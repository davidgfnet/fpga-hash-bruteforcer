==> flow/design.v <==
`timescale 1ns / 1ps
module char_map(
	input         clk,
	input  [ 6:0] char_pos_rd,           
	input         wr_enable,
	input  [ 6:0] char_pos_wr,           
	input  [ 7:0] char_val_wr,           
	output [ 7:0] msbyte_out             
);
reg [7:0] regmap [0:127];
always @(posedge clk)
begin
	if (wr_enable) begin
		regmap[char_pos_wr] <= char_val_wr;
	end
end
assign msbyte_out = regmap[char_pos_rd];
endmodule
Step by step through the tools: char_map

What the tools print for char_map, step after step.
Line numbers count from 1 in the design file above.
Cell names lack the library's common part.
Not given: -

Top module: char_map
Clock port: clk
Standard-cell library: sky130hd
Timing corner: tt_025C_1v80

Elaborated design

Counts by Yosys on the flattened word-level netlist (proc, flatten, opt, wreduce; memories kept). Register bits leave out memories and registers merged into their read ports (data or address); mux counts leave out enables and synchronous resets folded into registers. Print and check cells are left out. Cells with the same type and inputs are merged into one.
Memory sizes are those after Yosys's memory passes, which may raise the word count (mostly to a power of two), join words into wider ones and drop unused or constant bits.

Register bits: 0
Bits in writable memories: 1,024
Memories kept: 1
Bits of input ports: 24
Output and inout bits: 8
Cells after elaboration: 4

Memories:

| memory | words | bits a word | rd ports | wr ports | line | RTL |
| regmap | 128   | 8           | 1        | 1        | 10   | `reg [7:0] regmap [0:127];` |

Multiplexer cells: 3

Operators with widths:

| kind              | number |
| two-way mux 8 bit | 1 |
| two-way mux 7 bit | 1 |
| two-way mux 1 bit | 1 |

Longest topological paths

Depth = most cells in a row (Yosys ltp): at word level without a register or memory, in the mapped netlist without a sequential cell, where the memories' decode and read muxes count.

Depth after elaboration: 1
ABC_AREA: 1
Mapped depth: 14
Mapped depth without buffers: 11

Netlist

Source: synth_stat.txt of the flow (Yosys; design flattened, memories mapped). It holds for the ABC_AREA given above (unset counts as 0); a run with the other value may have another netlist.
The area totals of this step are shown rounded.

Cell types:

| cell type | number | area in all (sq um) |
| edfxtp_1  | 1,024  | 3.07E+04 |
| nand3_1   | 931    | 4.66E+03 |
| nand2_1   | 1,215  | 4.56E+03 |
| buf_2     | 121    | 605.581 |
| nor2_1    | 134    | 502.982 |
| buf_4     | 40     | 300.288 |
| buf_6     | 22     | 247.738 |
| clkbuf_1  | 34     | 127.622 |
| inv_1     | 21     | 78.826 |
| buf_1     | 14     | 52.55 |
| nor3_1    | 8      | 40.038 |
| inv_8     | 1      | 11.261 |
| inv_2     | 2      | 7.507 |

Standard cells after synthesis: 3,567
Mapped area: 41,900 sq um
Sequential area: 30,700 sq um
Flip-flop cells: 1,024
Buffers: 231

Timing after synthesis

Source: OpenSTA report_checks on the synthesized netlist (no wires, ideal clock, input and output delay 20% of the period each), path of least setup slack; recovery checks are left aside. Register names are those of the netlist, which keeps one name where synthesis merged equal registers.

Path type: input to output
From: in char_pos_rd[1]
To: out msbyte_out[0]
Clock period: 5.36 ns
External input delay: 1.072 ns
Output delay: 1.072 ns
Launch time at the first pin: 1.072 ns
Arrival time: 2.160 ns
Data required time: 4.288 ns
Path slack: 2.128 ns
Path delay: 1.088 ns
Stages: 13
Buffers on the path: 3
Period reached after synthesis: 3.232 ns

"path delay" = arrival - input delay + setup time.
A path that ends at an output port has no setup time.
"stages" counts driving pins, that of a launching flip-flop among them; a cell with two outputs on the path counts twice.
"period reached after synthesis" is the clock period less the worst setup slack; recovery checks do not enter. This is arithmetic on one report: input and output delays are still those of the set period (20% each).
The rows between start and end are the longest chain of elaborated cells between them; the timing report does not say that the signal goes this way. Where chains are equally long, one stands for them.
A line is the first line of the expression or statement that the cell stems from. Yosys adds cells for indexed reads and writes and turns some case tables into memories.
The chain passes a memory read, where the word-level depth is cut; so it can be longer than that depth.

Cells stage by stage: buf_2 inv_2 buf_2 buf_2 nand3_1 nand3_1 nand3_1 nand2_1 nand2_1 nand3_1 nand2_1 nand2_1 nand2_1
Cells in the longest elaborated chain: 1
Elaborated cells between the ends (all ways): 1
Source lines of those cells: 1
Classes of those cells: 1 x memory

Ends and longest elaborated chain, after synthesis:

| what                 | line | RTL |
| start: declaration   | 4    | `input [ 6:0] char_pos_rd,` |
| memory (128 x 8 bit) | 10   | `reg [7:0] regmap [0:127];` |
| end: declaration     | 8    | `output [ 7:0] msbyte_out` |

Timing after layout

From the final timing report of stored run 1: the path of least setup slack in the routed layout; clock arrival at registers is part of the times.

Path type: input to output
From: in char_pos_rd[2]
To: out msbyte_out[0]
Clock period: 8.09 ns
External input delay: 1.62 ns
Output delay: 1.62 ns
Launch time at the first pin: 1.62 ns
Arrival time: 5.48 ns
Data required time: 6.47 ns
Path slack: 0.99 ns
Stages: 12
Buffers on the path: 4

The rows between start and end are the longest chain of elaborated cells between them; the timing report does not say that the signal goes this way. Where chains are equally long, one stands for them.
The chain passes a memory read, where the word-level depth is cut; so it can be longer than that depth.

Cells stage by stage: clkdlybuf4s50_1 clkbuf_1 buf_2 nand3_1 nand3_1 nand2_1 nand2_1 nand3_1 nand2_1 nand2_1 nand2_1 clkdlybuf4s50_1
Cells in the longest elaborated chain: 1
Elaborated cells between the ends (all ways): 1
Source lines of those cells: 1
Classes of those cells: 1 x memory

Ends and longest elaborated chain, after layout:

| what                 | line | RTL |
| start: declaration   | 4    | `input [ 6:0] char_pos_rd,` |
| memory (128 x 8 bit) | 10   | `reg [7:0] regmap [0:127];` |
| end: declaration     | 8    | `output [ 7:0] msbyte_out` |

==> runs of char_map <==
Module char_map, platform sky130hd: 2 stored runs of the flow (Yosys, OpenROAD) with differing settings, in no particular order. Input and output delays are each 20% of the period that was set; the output load is 0.01 pF.
"reached clock period" = clock period - worst setup slack. The figure is calculated, with input and output delays left at 20% of the set period.
"critical setup path time": the worst setup path's part of the clock period (all of it between registers, 20% less for each end at a port) less its slack. A launch clock that arrives late makes it longer, a capture clock that arrives late makes it shorter.
"overall power" rests on the timing tool's default activity at the inputs, not on a simulated workload.
The measured numbers are rounded.

## Stored run 1

==> flow/run.sh <==
#!/bin/bash
# the make line also repeats the synthesis and layout settings of config.mk as NAME=value (left out here)
make -C /OpenROAD-flow-scripts/flow DESIGN_CONFIG=/design/flow/config.mk WORK_HOME=/design/flow/orfs CLKGATE_MAP_FILE= finish
==> flow/config.mk <==
export PLATFORM = sky130hd
export DESIGN_NAME = char_map
export DESIGN_NICKNAME = char_map
export VERILOG_FILES = /design/flow/design.v
export SDC_FILE = /design/flow/constraint.sdc
export NUM_CORES = 4
export LEC_CHECK = 0
export ABC_AREA = 1
export CAP_MARGIN = 5
export CORE_MARGIN = 6
export CORE_UTILIZATION = 21
export CTS_CLUSTER_SIZE = 25
export GPL_TIMING_DRIVEN = 0
export SLEW_MARGIN = 20
export TNS_END_PERCENT = 70
==> flow/constraint.sdc <==
create_clock -name core_clock -period 8.09 [get_ports {clk}]
set_input_delay 1.6180 -clock core_clock [delete_from_list [all_inputs] [get_ports {clk}]]
set_output_delay 1.6180 -clock core_clock [all_outputs]
set_load 0.01 [all_outputs]

| result of stored run 1 | value |
|---|---|
| std-cell area (final layout) | 49,000 sq um |
| overall power | 11.3 mW |
| worst hold slack after layout | 1.34 ns |
| synthesized cell area | 41,900 sq um |
| worst setup slack after layout | 0.990 ns |
| post-route utilization | 0.248 |
| total negative slack on setup checks | 0.000 ns |
| overall die area | 211,000 sq um |
| reached clock period | 7.100 ns |
| critical setup path time | 3.86 ns |
| worst path kind | input to output |

## Stored run 2

==> flow/run.sh <==
#!/bin/bash
# the make line also repeats the synthesis and layout settings of config.mk as NAME=value (left out here)
make -C /OpenROAD-flow-scripts/flow DESIGN_CONFIG=/design/flow/config.mk WORK_HOME=/design/flow/orfs CLKGATE_MAP_FILE= finish
==> flow/config.mk <==
export PLATFORM = sky130hd
export DESIGN_NAME = char_map
export DESIGN_NICKNAME = char_map
export VERILOG_FILES = /design/flow/design.v
export SDC_FILE = /design/flow/constraint.sdc
export NUM_CORES = 4
export LEC_CHECK = 0
export CAP_MARGIN = 20
export CELL_PAD_IN_SITES_DETAIL_PLACEMENT = 2
export CELL_PAD_IN_SITES_GLOBAL_PLACEMENT = 0
export CORE_ASPECT_RATIO = 1.38
export CORE_MARGIN = 2
export CORE_UTILIZATION = 46
export PLACE_DENSITY_LB_ADDON = 0.04
export SLEW_MARGIN = 20
==> flow/constraint.sdc <==
create_clock -name core_clock -period 4.52 [get_ports {clk}]
set_input_delay 0.9040 -clock core_clock [delete_from_list [all_inputs] [get_ports {clk}]]
set_output_delay 0.9040 -clock core_clock [all_outputs]
set_load 0.01 [all_outputs]

| result of stored run 2 | value |
|---|---|
| std-cell area (final layout) | 46,300 sq um |
| overall power | 19.8 mW |
| worst hold slack after layout | 0.705 ns |
| synthesized cell area | 39,500 sq um |
| worst setup slack after layout | -0.047 ns |
| post-route utilization | 0.542 |
| total negative slack on setup checks | -0.064 ns |
| overall die area | 88,300 sq um |
| reached clock period | 4.567 ns |
| critical setup path time | 2.76 ns |
| worst path kind | input to output |
